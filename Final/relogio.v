==> flow/design.v <==
module relogio(
    input  wire       clk,
    input  wire       enable,
	 input  wire       reset, 
    output reg [3:0] min,
	 output reg [3:0] seg1,
    output reg [3:0] seg2,
    output reg [3:0] deci,
    output reg [3:0] centi,
    output reg [3:0] milli
);
always @(posedge clk, posedge reset)
begin
    if (reset)
    begin
        milli <= 0;
        centi <= 0;
        deci <= 0;
        seg1 <= 0;
		  seg2 <= 0;
        min <= 0;
    end
    else if (enable&&min!=2)
    begin
        if (milli == 9)
        begin
            milli <= 0;
            if (centi == 9)
            begin
                centi <= 0;
                if (deci == 9)
                begin
                    deci <= 0;
                    if (seg1 == 9)
                    begin
                        seg1 <= 0;
                        if (seg2 == 9)
									 begin
										seg2 <= 0;
										min <= min + 1;
									 end                            
                        else
                            seg2 <= seg2 + 1;
                    end
                    else
                        seg1 <= seg1 + 1;
                end
                else
                    deci <= deci + 1;
            end
            else
                centi <= centi + 1;
        end
        else
            milli <= milli + 1;
    end
end
endmodule
# ---- Tool chain data of relogio
# The steps from the RTL of relogio to its reports follow in flow order.
# Line numbers count from 1 in the design file above.
# Operators: Yosys type, input widths -> output width; for muxes data width and select width s.
# Cell names lack the library's common part.
# A cell with - has no value.
dict set report inputs {
  design {relogio}
  clk_port {clk}
  lib {sky130hd}
  pvt_corner {tt_025C_1v80}
}

# ---- Word-level counts
# Source: Yosys, flattened and elaborated, memories not mapped. Widths are those after wreduce. Registers that Yosys merges into a memory's read port (data or address) are not register bits. Print and check cells do not count. Equal cells are merged and count once.
dict set report bits {
  ff_bits 24
  input_bits 3
  wordCells 29
}
dict set report op_classes {
  add_sub_neg 6
  n_eq 6
  mux 5
  reduce_logical 6
}
# cell count
set op_table {}
lappend op_table {{$add 4x1->4 const B} 6}
lappend op_table {{$eq 4x4->1 const B} 5}
lappend op_table {{$mux 4} 5}
lappend op_table {{$reduce_and 6->1} 1}
lappend op_table {{$reduce_and 5->1} 1}
lappend op_table {{$ne 4x2->1 const B} 1}
lappend op_table {{$reduce_and 4->1} 1}
lappend op_table {{$reduce_and 3->1} 1}
lappend op_table {{$reduce_and 2->1} 1}
lappend op_table {{$logic_and 1x1->1} 1}

# ---- Logic depth
# Longest topological path by Yosys (ltp), each cell counted once; first at word level (registers and memories cut), then after technology mapping (sequential cells cut; the memories' decode and read muxes count).
dict set report logic_depth {
  depth_word 3
  abc_area 0
  mapped_depth 7
}

# ---- After synthesis
# The flow's flattened synthesis, as Yosys stat reports it; memories are mapped. The netlist is that of the ABC_AREA named above (0 if unset); the other value can give another one.
# The area totals of this step are shown rounded.
# cell count area_total_um2
set types {}
lappend types {dfrtp_1 24 600.576}
lappend types {xnor2_1 7 61.309}
lappend types {xor2_1 6 52.55}
lappend types {nand2_1 13 48.797}
lappend types {o21ai_0 8 40.038}
lappend types {and4bb_2 3 37.536}
lappend types {inv_1 10 37.536}
lappend types {ha_1 2 25.024}
lappend types {nor2b_1 4 25.024}
lappend types {buf_6 2 22.522}
lappend types {mux2_2 2 22.522}
lappend types {nor3b_1 3 22.522}
lappend types {nand4_4 1 21.27}
lappend types {nor4_4 1 21.27}
lappend types {nand3_1 4 20.019}
lappend types {nand4_1 3 18.768}
lappend types {nor2_1 5 18.768}
lappend types {a22o_1 2 17.517}
# Other cell types: 20; their cells: 25.
dict set report synth_totals {
  cells 125
  yosys_area_um2 1300
  sequential_area_um2 601
  ff_cells 24
  buf_cells 3
}

# ---- Worst setup path after synthesis
# Source: OpenSTA report_checks on the synthesized netlist (no wires, ideal clock, input and output delay 20% of the period each), path of least setup slack; recovery checks are left aside. Register names are those of the netlist, which keeps one name where synthesis merged equal registers.
dict set report synth_path {
  kind {register to register}
  start {register min[0]}
  end {register seg2[1]}
  period_ns 2.04
  setup_time_ns 0.125
  t_arrival_ns 1.775
  setup_slack_ns 0.140
  path_delay_ns 1.900
  path_stages 8
  path_buffers 1
  period_less_setup_slack_ns 1.9
}
# "path_delay_ns" is the arrival time less input delay plus setup time.
# "path_stages" counts driving pins, that of a launching flip-flop among them; a cell with two outputs on the path counts twice.
# "period_less_setup_slack_ns" is the clock period less the worst setup slack; recovery checks do not enter. This is arithmetic on one report: input and output delays are still those of the set period (20% each).
# The rows between start and end are the longest chain of elaborated cells between them; the timing report does not say that the signal goes this way. Where chains are equally long, one stands for them.
# Each line given opens the expression or statement behind the cell; cells for indexed reads and writes are added by Yosys, which also makes memories of some case tables.
# A register here has more assigning lines than the two given.
dict set report synth_between {
  cell_sequence {dfrtp_1 -> inv_1 -> ha_1 -> or3b_1 -> and3_1 -> clkbuf_1 -> nand4_1 -> mux2_2}
  elab_chain_cells 3
  cells_between 3
  cone_classes {eq/ne: 1; reduce/logical: 2}
}
# element line
set synth_rtl {}
lappend synth_rtl {{from (decl)} 5} ;# output reg [3:0] min,
lappend synth_rtl {{from (assign)} 21} ;# min <= 0;
lappend synth_rtl {{from (assign)} 40} ;# min <= min + 1;
lappend synth_rtl {{$ne 4x2->1} 23} ;# else if (enable&&min!=2)
lappend synth_rtl {{$logic_and 1x1->1} 23}
lappend synth_rtl {{$reduce_and 5->1} -}
lappend synth_rtl {{to (assign)} 20} ;# seg2 <= 0;
lappend synth_rtl {{to (assign)} 43} ;# seg2 <= seg2 + 1;
lappend synth_rtl {{to (decl)} 7} ;# output reg [3:0] seg2,

# ---- Timing after layout
# From the final timing report of flow run 1: the path of least setup slack in the routed layout; clock arrival at registers is part of the times.
dict set report layout_path {
  kind {register to register}
  start {register min[0]}
  end {register seg2[1]}
  period_ns 1.72
  setup_time_ns 0.10
  t_arrival_ns 1.97
  setup_slack_ns -0.07
  path_stages 8
  path_buffers 1
}
# The rows between start and end are the longest chain of elaborated cells between them; the timing report does not say that the signal goes this way. Where chains are equally long, one stands for them.
# A register here has more assigning lines than the two given.
dict set report layout_between {
  cell_sequence {dfrtp_1 -> inv_2 -> ha_4 -> or3b_4 -> buf_4 -> and3_4 -> nand4_1 -> mux2_4}
  elab_chain_cells 3
  cells_between 3
  cone_classes {eq/ne: 1; reduce/logical: 2}
}
# element line
set layout_rtl {}
lappend layout_rtl {{from (decl)} 5} ;# output reg [3:0] min,
lappend layout_rtl {{from (assign)} 21} ;# min <= 0;
lappend layout_rtl {{from (assign)} 40} ;# min <= min + 1;
lappend layout_rtl {{$ne 4x2->1} 23} ;# else if (enable&&min!=2)
lappend layout_rtl {{$logic_and 1x1->1} 23}
lappend layout_rtl {{$reduce_and 5->1} -}
lappend layout_rtl {{to (assign)} 20} ;# seg2 <= 0;
lappend layout_rtl {{to (assign)} 43} ;# seg2 <= seg2 + 1;
lappend layout_rtl {{to (decl)} 7} ;# output reg [3:0] seg2,

; Module relogio, platform sky130hd: 2 stored runs of the flow (Yosys, OpenROAD) with differing settings, in no particular order. Input and output delays are each 20% of the period that was set; the output load is 0.01 pF.
; "period_less_ws_ns" means the clock period less the worst setup slack. The figure is calculated, with input and output delays left at 20% of the set period.
; "worst_path_time_ns" is the time allowed to the run's worst setup path (the clock period less input and output delay, where it has them) less its slack. Clock arrival times count: a late capture clock shortens it, a late launch clock lengthens it.
; "totalPower_mw" rests on the timing tool's default activity at the inputs, not on a simulated workload.
; The results are shown rounded.

[flow run 1: settings]
period_ns = 1.72
CORE_UTILIZATION = 31
PLACE_DENSITY_LB_ADDON = 0.01
CELL_PAD_IN_SITES_GLOBAL_PLACEMENT = 1
CELL_PAD_IN_SITES_DETAIL_PLACEMENT = 1
TNS_END_PERCENT = 85
GPL_TIMING_DRIVEN = 0
CTS_CLUSTER_DIAMETER = 129
SLEW_MARGIN = 5
MIN_ROUTING_LAYER = met2
MAX_ROUTING_LAYER = met4
CAP_MARGIN = 20
CORE_MARGIN = 2
[flow run 1: results]
period_less_ws_ns = 1.790
final_die_area_um2 = 4720
final_util_frac = 0.47
final_setup_ws_ns = -0.070
worst_path_time_ns = 1.79
worst_path_kind = register to register
totalPower_mw = 1.93
timing.setup.tns_ns = -0.217
synth_area_um2 = 1300
finish.stdcell_area_um2 = 1880

[flow run 2: settings]
period_ns = 3.58
CORE_UTILIZATION = 65
SETUP_SLACK_MARGIN = 0.2
PLACE_DENSITY = 0.35
CORE_MARGIN = 3
CELL_PAD_IN_SITES_GLOBAL_PLACEMENT = 3
CELL_PAD_IN_SITES_DETAIL_PLACEMENT = 0
TNS_END_PERCENT = 75
CTS_CLUSTER_SIZE = 41
CAP_MARGIN = 20
SLEW_MARGIN = 20
[flow run 2: results]
outcome = no results, placement failed with GPL-0301
