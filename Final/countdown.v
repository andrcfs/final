==> flow/design.v <==
module countdown(
    input  wire       clk,
    input  wire       enable,
    input  wire       reset, 
    output reg [3:0] min,
    output reg [3:0] seg1,
    output reg [3:0] seg2,
    output reg [3:0] deci,
    output reg [3:0] centi,
    output reg [3:0] milli
);
always @(posedge clk, posedge reset)
begin
    if (reset)
    begin
        milli <= 0;
        centi <= 0;
        deci <= 0;
        seg1 <= 0;
        seg2 <= 0;
        min <= 5;
    end
    else if(min==0 && seg2==0 && seg1==0 && deci==0 && centi==0 && milli==0)
    begin
        min <= 4'hA;     
        seg2 <= 4'hB;    
        seg1 <= 4'hC;    
        deci <= 4'hC;    
        centi <= 4'h0;   
        milli <= 4'h0;   
    end
    else if (enable && (min != 0 || seg2 != 0 || seg1 != 0 || deci != 0 || centi != 0 || milli != 0))
    begin
        if (milli == 0)
        begin
            milli <= 9;
            if (centi == 0)
            begin
                centi <= 9;
                if (deci == 0)
                begin
                    deci <= 9;
                    if (seg1 == 0)
                    begin
                        seg1 <= 9;
                        if (seg2 == 0)
                        begin
                            seg2 <= 5;
                            min <= min - 1;
                        end
                        else
                            seg2 <= seg2 - 1;
                    end
                    else
                        seg1 <= seg1 - 1;
                end
                else
                    deci <= deci - 1;
            end
            else
                centi <= centi - 1;
        end
        else
            milli <= milli - 1;
    end
end
endmodule
== From RTL to reports: countdown ==
The steps from the RTL of countdown to its reports follow in flow order.
Lines are those of the file above, counted from 1.
Not given: --

* Design top: countdown
* Clock: clk
* Cell library: sky130hd
* Library corner: tt_025C_1v80

== Word level ==
Yosys after proc, flatten, opt, wreduce and memory -nomap, before mapping. Memory bits, and registers merged into a memory's read port (data or address), are not among the register bits. Print and check cells are not counted. Equal cells are merged and count once.

* Add/sub/neg operators: 6
* Mux-type cells: 32
* Reductions and logical operators: 34

{| class="wikitable"
|+ Operator list
! operator !! number
|-
| 4-bit 2-to-1 mux || 32
|-
| 4-bit by 1-bit subtractor with 4-bit output (second input constant) || 6
|-
| 4-bit logical NOT || 6
|-
| 4-bit nonzero test || 6
|-
| 2-bit nonzero test || 6
|-
| 1-bit logical AND || 6
|-
| 6-bit AND reduction || 1
|-
| 1-bit logical OR || 5
|-
| 5-bit AND reduction || 1
|-
| 4-bit AND reduction || 1
|-
| 3-bit AND reduction || 1
|-
| 2-bit AND reduction || 1
|}

* Input port bits: 3
* Flip-flop bits (word level): 24
* Elaborated cells: 78
* Output and inout bits: 24

== Logic depth ==
Depth = most cells in a row (Yosys ltp): at word level without a register or memory, in the mapped netlist without a sequential cell, where the memories' decode and read muxes count.

* Depth after elaboration: 9
* ABC_AREA: 0
* Mapped depth: 9
* Depth with buffers taken out: 7

== After synthesis ==
Yosys stat after the flow's synthesis: flattened, memories mapped to cells. It holds for the ABC_AREA given above (unset counts as 0); a run with the other value may have another netlist.

* Sequential area: 603.1 um^2
* Buffer cells: 7
* Synthesis area: 1448.9 um^2
* Standard cells after synthesis: 151
* Flip-flop cells: 24

{| class="wikitable"
|+ Cell types
! type !! number !! total area (um^2)
|-
| sky130_fd_sc_hd__dfrtp_1 || 22 || 550.528
|-
| sky130_fd_sc_hd__ha_1 || 8 || 100.096
|-
| sky130_fd_sc_hd__dfstp_2 || 2 || 52.55
|-
| sky130_fd_sc_hd__inv_1 || 14 || 52.55
|-
| sky130_fd_sc_hd__o21ai_0 || 9 || 45.043
|-
| sky130_fd_sc_hd__nor2_1 || 11 || 41.29
|-
| sky130_fd_sc_hd__a21oi_1 || 6 || 30.029
|-
| sky130_fd_sc_hd__nand2_1 || 8 || 30.029
|-
| sky130_fd_sc_hd__nor3_1 || 6 || 30.029
|-
| sky130_fd_sc_hd__nor3b_1 || 4 || 30.029
|-
| sky130_fd_sc_hd__o31ai_1 || 4 || 30.029
|-
| sky130_fd_sc_hd__a2111oi_4 || 1 || 27.526
|-
| sky130_fd_sc_hd__o41ai_1 || 3 || 26.275
|-
| sky130_fd_sc_hd__nand3_1 || 5 || 25.024
|-
| sky130_fd_sc_hd__a21o_1 || 3 || 22.522
|-
| sky130_fd_sc_hd__buf_6 || 2 || 22.522
|-
| sky130_fd_sc_hd__mux2_2 || 2 || 22.522
|-
| sky130_fd_sc_hd__o21a_1 || 3 || 22.522
|}

Not listed: further types 24, cells in them 38.

== Worst setup path after synthesis ==
Source: OpenSTA report_checks on the synthesized netlist (no wires, ideal clock, input and output delay 20% of the period each), path of least setup slack; recovery checks are left aside. Register names are those of the netlist, which keeps one name where synthesis merged equal registers.

* Path type: register to register
* From: register seg1[0]
* To: register centi[3]
* Path buffers: 2
* Driving pins on the path: 10
* Period: 2.83 ns
* Path delay: 2.300 ns
* Required time: 2.704 ns
* Path slack: 0.530 ns
* Library setup time: 0.126 ns
* Arrival: 2.174 ns
* Time at the first pin: 0.000 ns
* Synthesis period reached: 2.3 ns

"path delay" is the arrival time less input delay plus setup time.
"driving pins on the path" counts driving pins, that of a launching flip-flop among them; a cell with two outputs on the path counts twice.
"synthesis period reached" = period - worst setup slack (recovery checks aside). The figure is calculated, with input and output delays left at 20% of the set period.
The rows between start and end are the longest chain of elaborated cells between them; the timing report does not say that the signal goes this way. Where chains are equally long, one stands for them.
Each line given opens the expression or statement behind the cell; cells for indexed reads and writes are added by Yosys, which also makes memories of some case tables.
At most two assigning lines are given for a register; there are more.

* Cell sequence: sky130_fd_sc_hd__dfrtp_1 -> sky130_fd_sc_hd__inv_1 -> sky130_fd_sc_hd__ha_1 -> sky130_fd_sc_hd__or3b_1 -> sky130_fd_sc_hd__buf_6 -> sky130_fd_sc_hd__nor4_4 -> sky130_fd_sc_hd__and2_1 -> sky130_fd_sc_hd__buf_6 -> sky130_fd_sc_hd__a21oi_2 -> sky130_fd_sc_hd__o32a_1
* Cells in the longest elaborated chain: 8
* Elaborated cells on any way between the ends: 16
* Classes of those cells: mux (2); reduce/logical (14)

{| class="wikitable"
|+ Ends and longest elaborated chain, after synthesis
! item !! RTL line !! source
|-
| start, declared || 6 || <nowiki>output reg [3:0] seg1,</nowiki>
|-
| start, assigned || 19 || <nowiki>seg1 <= 0;</nowiki>
|-
| start, assigned || 55 || <nowiki>seg1 <= seg1 - 1;</nowiki>
|-
| 4-bit nonzero test || 32 || <nowiki>else if (enable && (min != 0 || seg2 != 0 || seg1 != 0 || deci != 0 || centi != 0 || milli != 0))</nowiki>
|-
| 1-bit logical OR (4 in a row) || 32 ||
|-
| 1-bit logical AND || 32 ||
|-
| 4-bit 2-to-1 mux || 32 ||
|-
| 4-bit 2-to-1 mux || 23 || <nowiki>else if(min==0 && seg2==0 && seg1==0 && deci==0 && centi==0 && milli==0)</nowiki>
|-
| end, assigned || 17 || <nowiki>centi <= 0;</nowiki>
|-
| end, assigned || 61 || <nowiki>centi <= centi - 1;</nowiki>
|-
| end, declared || 9 || <nowiki>output reg [3:0] centi,</nowiki>
|}

== Timing after layout ==
From the final timing report of flow run 2: the path of least setup slack in the routed layout; clock arrival at registers is part of the times.

* Path type: register to register
* From: register milli[0]
* To: register seg2[2]
* Required time: 3.69 ns
* Driving pins on the path: 8
* Path buffers: 0
* Time at the first pin: 0.32 ns
* Period: 3.45 ns
* Path slack: 0.98 ns
* Library setup time: 0.09 ns
* Arrival: 2.71 ns

The rows between start and end are the longest chain of elaborated cells between them; the timing report does not say that the signal goes this way. Where chains are equally long, one stands for them.
At most two assigning lines are given for a register; there are more.

* Cell sequence: sky130_fd_sc_hd__dfrtp_1 -> sky130_fd_sc_hd__inv_1 -> sky130_fd_sc_hd__ha_1 -> sky130_fd_sc_hd__nor3b_2 -> sky130_fd_sc_hd__nand4b_1 -> sky130_fd_sc_hd__o21bai_2 -> sky130_fd_sc_hd__nor4_2 -> sky130_fd_sc_hd__mux2_2
* Cells in the longest elaborated chain: 5
* Elaborated cells on any way between the ends: 14
* Classes of those cells: mux (3); reduce/logical (11)

{| class="wikitable"
|+ Ends and longest elaborated chain, post-layout
! item !! RTL line !! source
|-
| start, declared || 10 || <nowiki>output reg [3:0] milli</nowiki>
|-
| start, assigned || 16 || <nowiki>milli <= 0;</nowiki>
|-
| start, assigned || 64 || <nowiki>milli <= milli - 1;</nowiki>
|-
| 4-bit nonzero test || 32 || <nowiki>else if (enable && (min != 0 || seg2 != 0 || seg1 != 0 || deci != 0 || centi != 0 || milli != 0))</nowiki>
|-
| 1-bit logical OR || 32 ||
|-
| 1-bit logical AND || 32 ||
|-
| 4-bit 2-to-1 mux || 32 ||
|-
| 4-bit 2-to-1 mux || 23 || <nowiki>else if(min==0 && seg2==0 && seg1==0 && deci==0 && centi==0 && milli==0)</nowiki>
|-
| end, assigned || 20 || <nowiki>seg2 <= 0;</nowiki>
|-
| end, assigned || 52 || <nowiki>seg2 <= seg2 - 1;</nowiki>
|-
| end, declared || 7 || <nowiki>output reg [3:0] seg2,</nowiki>
|}

Design countdown on sky130hd. What follows are 2 stored runs of the flow, each under its own settings; their order means nothing. The constraints put input and output delay at 20% of the set period each and load the outputs with 0.01 pF.
"achieved clock period" means the clock period less the worst setup slack. The figure is calculated, with input and output delays left at 20% of the set period.
"critical path time" means the part of the period allowed to the worst setup path (the constraints hold back 20% at inputs and 20% at outputs) less its slack; where the path has registers, the arrival times of their clocks count too.
"overall power" rests on the timing tool's default activity at the inputs, not on a simulated workload.

=== Flow run 1 ===
{| class="wikitable"
! Setting !! Value
|-
| period_ns || 4.13
|-
| CORE_UTILIZATION || 65
|-
| SETUP_SLACK_MARGIN || 1.17
|-
| PLACE_DENSITY_LB_ADDON || 0.04
|-
| HOLD_SLACK_MARGIN || 0.23
|-
| CELL_PAD_IN_SITES_GLOBAL_PLACEMENT || 3
|-
| GPL_TIMING_DRIVEN || 0
|-
| CAP_MARGIN || 35
|-
| MIN_ROUTING_LAYER || met2
|-
| CORE_MARGIN || 2
|-
| SLEW_MARGIN || 20
|}
Incomplete, placement halted on FLW-0024.

=== Flow run 2 ===
{| class="wikitable"
! Setting !! Value
|-
| period_ns || 3.45
|-
| CORE_UTILIZATION || 47
|-
| SETUP_SLACK_MARGIN || 0.84
|-
| PLACE_DENSITY_LB_ADDON || 0.13
|-
| CELL_PAD_IN_SITES_DETAIL_PLACEMENT || 1
|-
| ABC_AREA || 0
|-
| CTS_CLUSTER_DIAMETER || 40
|-
| SLEW_MARGIN || 25
|-
| CAP_MARGIN || 20
|-
| CORE_MARGIN || 2
|-
! Result !! Value
|-
| Overall power || 1.189 mW
|-
| Critical path time || 2.47 ns
|-
| Kind of the worst setup path || register to register
|-
| Setup slack of the critical path || 0.976 ns
|-
| Achieved clock period || 2.474 ns
|-
| Utilization after routing || 59.5%
|-
| Standard-cell area after layout || 1788.0 um^2
|-
| Total negative slack on setup checks || 0.000 ns
|-
| Die area || 3542.6 um^2
|-
| Mapped cell area after synthesis || 1448.9 um^2
|-
| Lowest hold slack || 0.573 ns
|}
